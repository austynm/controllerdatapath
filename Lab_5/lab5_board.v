==> flow/design.v <==
`timescale 1ns / 1ps
module mux_21(mux_in0, mux_in1, sel, mux_out);
input sel;
input [3:0] mux_in0;
input [3:0] mux_in1;
output [3:0] mux_out;
reg [3:0] mux_out;
always @ (sel or mux_in0 or mux_in1) begin
	case(sel)
		1'b0: mux_out = mux_in0;
		1'b1: mux_out = mux_in1;
		default: mux_out = 1'bz;
	endcase
end
endmodule
`timescale 1ns / 1ps
module GCD_wrapper_func(X, Y, START, RESET, GCD_OUT, DONE, CLK);
input[3:0] X, Y;
input START, RESET, CLK;
output[3:0] GCD_OUT;
output DONE;
wire x_sel;
wire y_sel;
wire x_ld;
wire y_ld;
wire x_neq_y;
wire x_lt_y;
wire d_ld;
wire deb;
debouncer A(
	.clk(CLK),
	.in(START),
	.out(deb)
);
ccontroller_FSM control(
	.clk(CLK),
	.reset(RESET),
	.go_i(deb),
	.x_sel(x_sel),
	.y_sel(y_sel),
	.x_ld(x_ld),
	.y_ld(y_ld),
	.x_neq_y(x_neq_y),
	.x_lt_y(x_lt_y),
	.d_ld(d_ld),
	.done(DONE));
struc_datapath datapath(
	.clk(CLK),
	.reset(RESET),
	.x_i(X),
	.y_i(Y),
	.d_o(GCD_OUT),
	.x_sel(x_sel),
	.y_sel(y_sel),
	.x_ld(x_ld),
	.y_ld(y_ld),
	.d_ld(d_ld),
	.x_neq_y(x_neq_y),
	.x_lt_y(x_lt_y));
endmodule
`timescale 1ns / 1ps
module NEQ(X, Y, x_neq_y);
input [3:0] X, Y;
output x_neq_y;
assign x_neq_y = (X != Y) ? 1'b1:1'b0; 
endmodule
`timescale 1ns / 1ps
module ccontroller_FSM(go_i, x_sel, y_sel, x_ld, y_ld, x_neq_y, x_lt_y, d_ld, clk, reset, done);
input go_i, x_neq_y, x_lt_y, clk, reset;
output reg x_sel, y_sel, x_ld, y_ld, d_ld, done;
localparam 
	state_1 = 4'b0000,
	state_2 = 4'b0001,
	state_2j = 4'b0010,
	state_3 = 4'b0011,
	state_4 = 4'b0100,
	state_5 = 4'b0101,
	state_6 = 4'b0110,
	state_7 = 4'b0111,
	state_8 = 4'b1000,
	state_6j = 4'b1001,
	state_5j = 4'b1010,
	state_9 = 4'b1011,
	state_1j = 4'b1100,
	state_d = 4'b1101;
reg [3:0] state = state_1;
always@ (negedge clk)
	if(reset == 1)begin
		state = state_1;
		done = 0;
		x_sel = 0;
		y_sel = 0;
		x_ld = 0;
		y_ld = 0;
		d_ld = 0;
	end
	else 
	case(state)
		state_1 : begin
			state = state_2;
			done = 0;
		end
		state_2 : begin 
			if(go_i == 1)
				state = state_3;
			else 
				state = state_2j;
		end
		state_2j : begin
			state = state_2;
		end
		state_3 : begin
			x_sel = 0;
			x_ld = 1;
			state = state_4;
		end
		state_4 : begin
			x_ld = 0;
			y_sel = 0;
			y_ld = 1;
			state = state_5;
		end
		state_5 : begin
			y_ld = 0;
			if(x_neq_y == 1)
				state = state_6;
			else 
				state = state_9;
		end
		state_6 : begin
			if(x_lt_y == 1)
				state = state_7;
			else 
				state = state_8;
		end
		state_7 : begin
			y_sel = 1;
			y_ld = 1;
			state = state_6j;
		end
		state_8 : begin
			x_sel = 1;
			x_ld = 1;
			state = state_6j;
		end
		state_6j : begin
			x_ld = 0;
			y_ld = 0;
			state = state_5j;
		end
		state_5j : begin
			state = state_5;
		end
		state_9 : begin
			d_ld = 1;
			state = state_1j;
		end
		state_1j : begin
			d_ld = 0;
			state = state_d;
		end
		state_d : begin
			done = 1;
		end
	endcase
endmodule
`timescale 1ns / 1ps
module debouncer(clk, in, out);
	input clk;
	input in;
	output reg out = 1'b0;
	reg sync = 1'b0;
	reg sync2 = 1'b0;
	reg sync3 = 1'b0;
	reg clock_div_prev = 1'b0;
	reg out_prev = 1'b0;
	always @(posedge clk) begin
		sync <= in;
		sync2 <= sync;
		sync3 <= sync2;
		out <= (!sync3 && sync2);
	end
endmodule
`timescale 1ns / 1ps
module dff(clk, d, q, enable, reset);
input clk;
input [3:0] d;
input enable, reset;
output [3:0] q;
reg [3:0] q;
initial begin q = 0;
end 
always @(posedge clk) begin 
	if(reset && !enable) begin 
		q = 0;
	end 
	else if(enable && !reset) begin 
		q = d; 
	end 
	else 
		q = q;
	end 
endmodule
`timescale 1ns / 1ps
module lab5_board(LED, SW, CLK, BTN, LDT2R, DIP);
output[7:0] LED;
output LDT2R;
input [3:0] SW;
input [3:0] BTN;
input [3:0]DIP;
input CLK;
GCD_wrapper_func A(
	.X(SW[3:0]),
	.Y(DIP[3:0]),
	.START(BTN[0]),
	.RESET(BTN[3]),
	.GCD_OUT(LED[3:0]),
	.DONE(LDT2R),
	.CLK(CLK)
);
endmodule
`timescale 1ns / 1ps
module less_than(X, Y, x_lt_y);
input [3:0] X, Y;
output x_lt_y;
assign x_lt_y = (X < Y) ? 1'b1:1'b0;
endmodule
`timescale 1ns / 1ps
module struc_datapath(x_i, y_i, d_o, x_sel, y_sel, x_ld, y_ld, x_neq_y, x_lt_y, d_ld, clk, reset);
input x_sel, x_ld, y_sel, y_ld, d_ld;
input clk, reset;
input[3:0] x_i, y_i;
output x_neq_y, x_lt_y;
output [3:0] d_o;
wire[3:0] x_reg_out;
wire [3:0] y_reg_out;
wire [3:0] d_reg_out;
wire [3:0] x_sub_y;
wire [3:0] y_sub_x;
wire [3:0] x_mux_res;
wire [3:0] y_mux_res;
mux_21 x_mux(
	.mux_in0(x_i),
	.mux_in1(x_sub_y),
	.mux_out(x_mux_res),
	.sel(x_sel));
mux_21 y_mux(
	.mux_in0(y_i),
	.mux_in1(y_sub_x),
	.mux_out(y_mux_res),
	.sel(y_sel));
dff x_reg(
	.clk(clk),
	.d(x_mux_res),
	.q(x_reg_out),
	.enable(x_ld),
	.reset(reset));
dff y_reg(
	.clk(clk),
	.d(y_mux_res),
	.q(y_reg_out),
	.enable(y_ld),
	.reset(reset));
NEQ not_eq(
	.X(x_reg_out),
	.Y(y_reg_out),
	.x_neq_y(x_neq_y));
less_than lessThan(
	.X(x_reg_out),
	.Y(y_reg_out),
	.x_lt_y(x_lt_y));
sub x_sub_y_mod(
	.A_in(x_reg_out),
	.B_in(y_reg_out),
	.diff(x_sub_y));
sub y_sub_x_mod(
	.A_in(y_reg_out),
	.B_in(x_reg_out),
	.diff(y_sub_x));
dff d_reg(
	.clk(clk),
	.d(x_reg_out),
	.q(d_o),
	.enable(d_ld),
	.reset(reset));
endmodule
`timescale 1ns / 1ps
module sub(A_in, B_in, diff);
input [3:0] A_in, B_in;
output [3:0] diff;
assign diff = (A_in - B_in);
endmodule
[Tool chain data of lab5_board]
The steps from the RTL of lab5_board to its reports follow in flow order.
Lines are those of the file above, counted from 1.
Library cell names are shortened.
Not given: --
Inputs
  design top: lab5_board
  clock input: CLK
  standard-cell library: sky130hd
  library corner: tt_025C_1v80

[Word level]
Source: Yosys, flattened and elaborated, memories not mapped. Widths are those after wreduce. Registers that Yosys merges into a memory's read port (data or address) are not register bits. Print and check cells do not count.
Storage and ports
  bits in registers: 26
  input port bits: 13
  output and inout bits: 9
  elaborated cells: 74
Cells by class
  add/subtract/negate cells: 2
  order comparisons: 1
  equal/unequal tests: 14
  mux-type cells: 14
  bitwise operators: 2
  reductions and logical operators: 27
Operators with widths (count)
  4-bit case mux with 10-bit select: 1
  4-bit equality test with constant B: 6
  4-bit by 3-bit equality test with 1-bit output with constant B: 4
  4-bit case mux with 2-bit select: 2
  2-bit OR reduction: 7
  2-bit nonzero test: 6
  1-bit case mux with 2-bit select: 6
  10-bit nonzero test: 1
  4-bit by 2-bit equality test with 1-bit output with constant B: 2
  4-bit subtractor: 2
  4-bit two-way mux: 2
  1-bit logical AND: 7
  1-bit logical NOT: 5
  4-bit by 1-bit equality test with 1-bit output with constant B: 1
  4-bit < comparator: 1
  4-bit != test: 1
  4-bit logical NOT: 1
  1-bit two-way mux: 3
  1-bit inverter: 2

[Depth]
Longest topological path by Yosys (ltp), each cell counted once; first at word level (registers and memories cut), then after technology mapping (sequential cells cut; the memories' decode and read muxes count).
Logic depth
  word-level depth: 4
  ABC_AREA: 0
  gate-level depth with buffers: 8
  mapped depth without buffers: 8

[Netlist]
Source: synth_stat.txt of the flow (Yosys; design flattened, memories mapped). It holds for the ABC_AREA given above (unset counts as 0); a run with the other value may have another netlist.
Cells by type
  dfxtp_1: count 26, area in all 520.499 um^2
  o21ai_0: count 18, area in all 90.086 um^2
  ha_1: count 7, area in all 87.584 um^2
  mux2i_1: count 7, area in all 70.067 um^2
  inv_1: count 16, area in all 60.058 um^2
  a21oi_1: count 11, area in all 55.053 um^2
  nor2_1: count 13, area in all 48.797 um^2
  fa_1: count 2, area in all 40.038 um^2
  nand3_1: count 8, area in all 40.038 um^2
  xnor2_1: count 4, area in all 35.034 um^2
  buf_4: count 4, area in all 30.029 um^2
  nand2_1: count 8, area in all 30.029 um^2
  o31ai_1: count 4, area in all 30.029 um^2
  a22o_1: count 3, area in all 26.275 um^2
  a211oi_1: count 3, area in all 22.522 um^2
  buf_6: count 2, area in all 22.522 um^2
  clkbuf_1: count 6, area in all 22.522 um^2
  mux2_2: count 2, area in all 22.522 um^2
Not listed: further types 21, cells in them 28.
Synthesis totals
  standard cells after synthesis: 172
  cell area after synthesis: 1457.6 um^2
  sequential area: 520.5 um^2
  mapped flip-flops: 26
  buffer cells: 15
By module: a second synthesis without flattening, with its own total; a netlist apart from the flattened one above.
Unflattened totals
  cells (unflattened synthesis): 170
  area (unflattened synthesis): 1556.5 um^2
Each row is one instance without its submodules.
By module
  ccontroller_FSM: instances 1, cells 76, area 589.3 um^2, seq. area 200.2 um^2
  dff: instances 3, cells 10, area 130.1 um^2, seq. area 80.1 um^2
  sub: instances 2, cells 15, area 116.4 um^2, seq. area 0.0 um^2
  debouncer: instances 1, cells 5, area 93.8 um^2, seq. area 80.1 um^2
  mux_21: instances 2, cells 4, area 45.0 um^2, seq. area 0.0 um^2
  less_than: instances 1, cells 11, area 85.1 um^2, seq. area 0.0 um^2
  NEQ: instances 1, cells 5, area 41.3 um^2, seq. area 0.0 um^2
  lab5_board: instances 1, cells 5, area 33.8 um^2, seq. area 0.0 um^2
  GCD_wrapper_func: instances 1, cells 0, area 0.0 um^2, seq. area 0.0 um^2
  struc_datapath: instances 1, cells 0, area 0.0 um^2, seq. area 0.0 um^2

Ticket comment

Flow measurements of lab5_board on sky130hd: 2 stored runs with different settings, listed in no order. Input and output delays are each 20% of the period that was set; the output load is 0.01 pF.

==> run 1: settings <==
{ "period_ns": 4.38, "CORE_UTILIZATION": 20, "CAP_MARGIN": 20, "CORE_MARGIN": 2, "SLEW_MARGIN": 20 }
==> run 1: results <==
worst hold slack in the final report: 0.344 ns
die area: 7987.0 um^2
chip area after synthesis (Yosys): 1457.6 um^2
utilization after layout: 24.6 %
setup slack of the worst path: 0.077 ns
final setup TNS: 0.000 ns

==> run 2: settings <==
{ "period_ns": 5.32, "CORE_UTILIZATION": 60, "SETUP_SLACK_MARGIN": 1.32, "PLACE_DENSITY": 0.7, "CORE_ASPECT_RATIO": 0.79, "CORE_MARGIN": 2, "CELL_PAD_IN_SITES_GLOBAL_PLACEMENT": 1, "ABC_AREA": 0, "CTS_CLUSTER_SIZE": 57, "SLEW_MARGIN": 25, "MAX_ROUTING_LAYER": "met4", "CAP_MARGIN": 20 }
==> run 2: results <==
no results, placement failed with GPL-0301
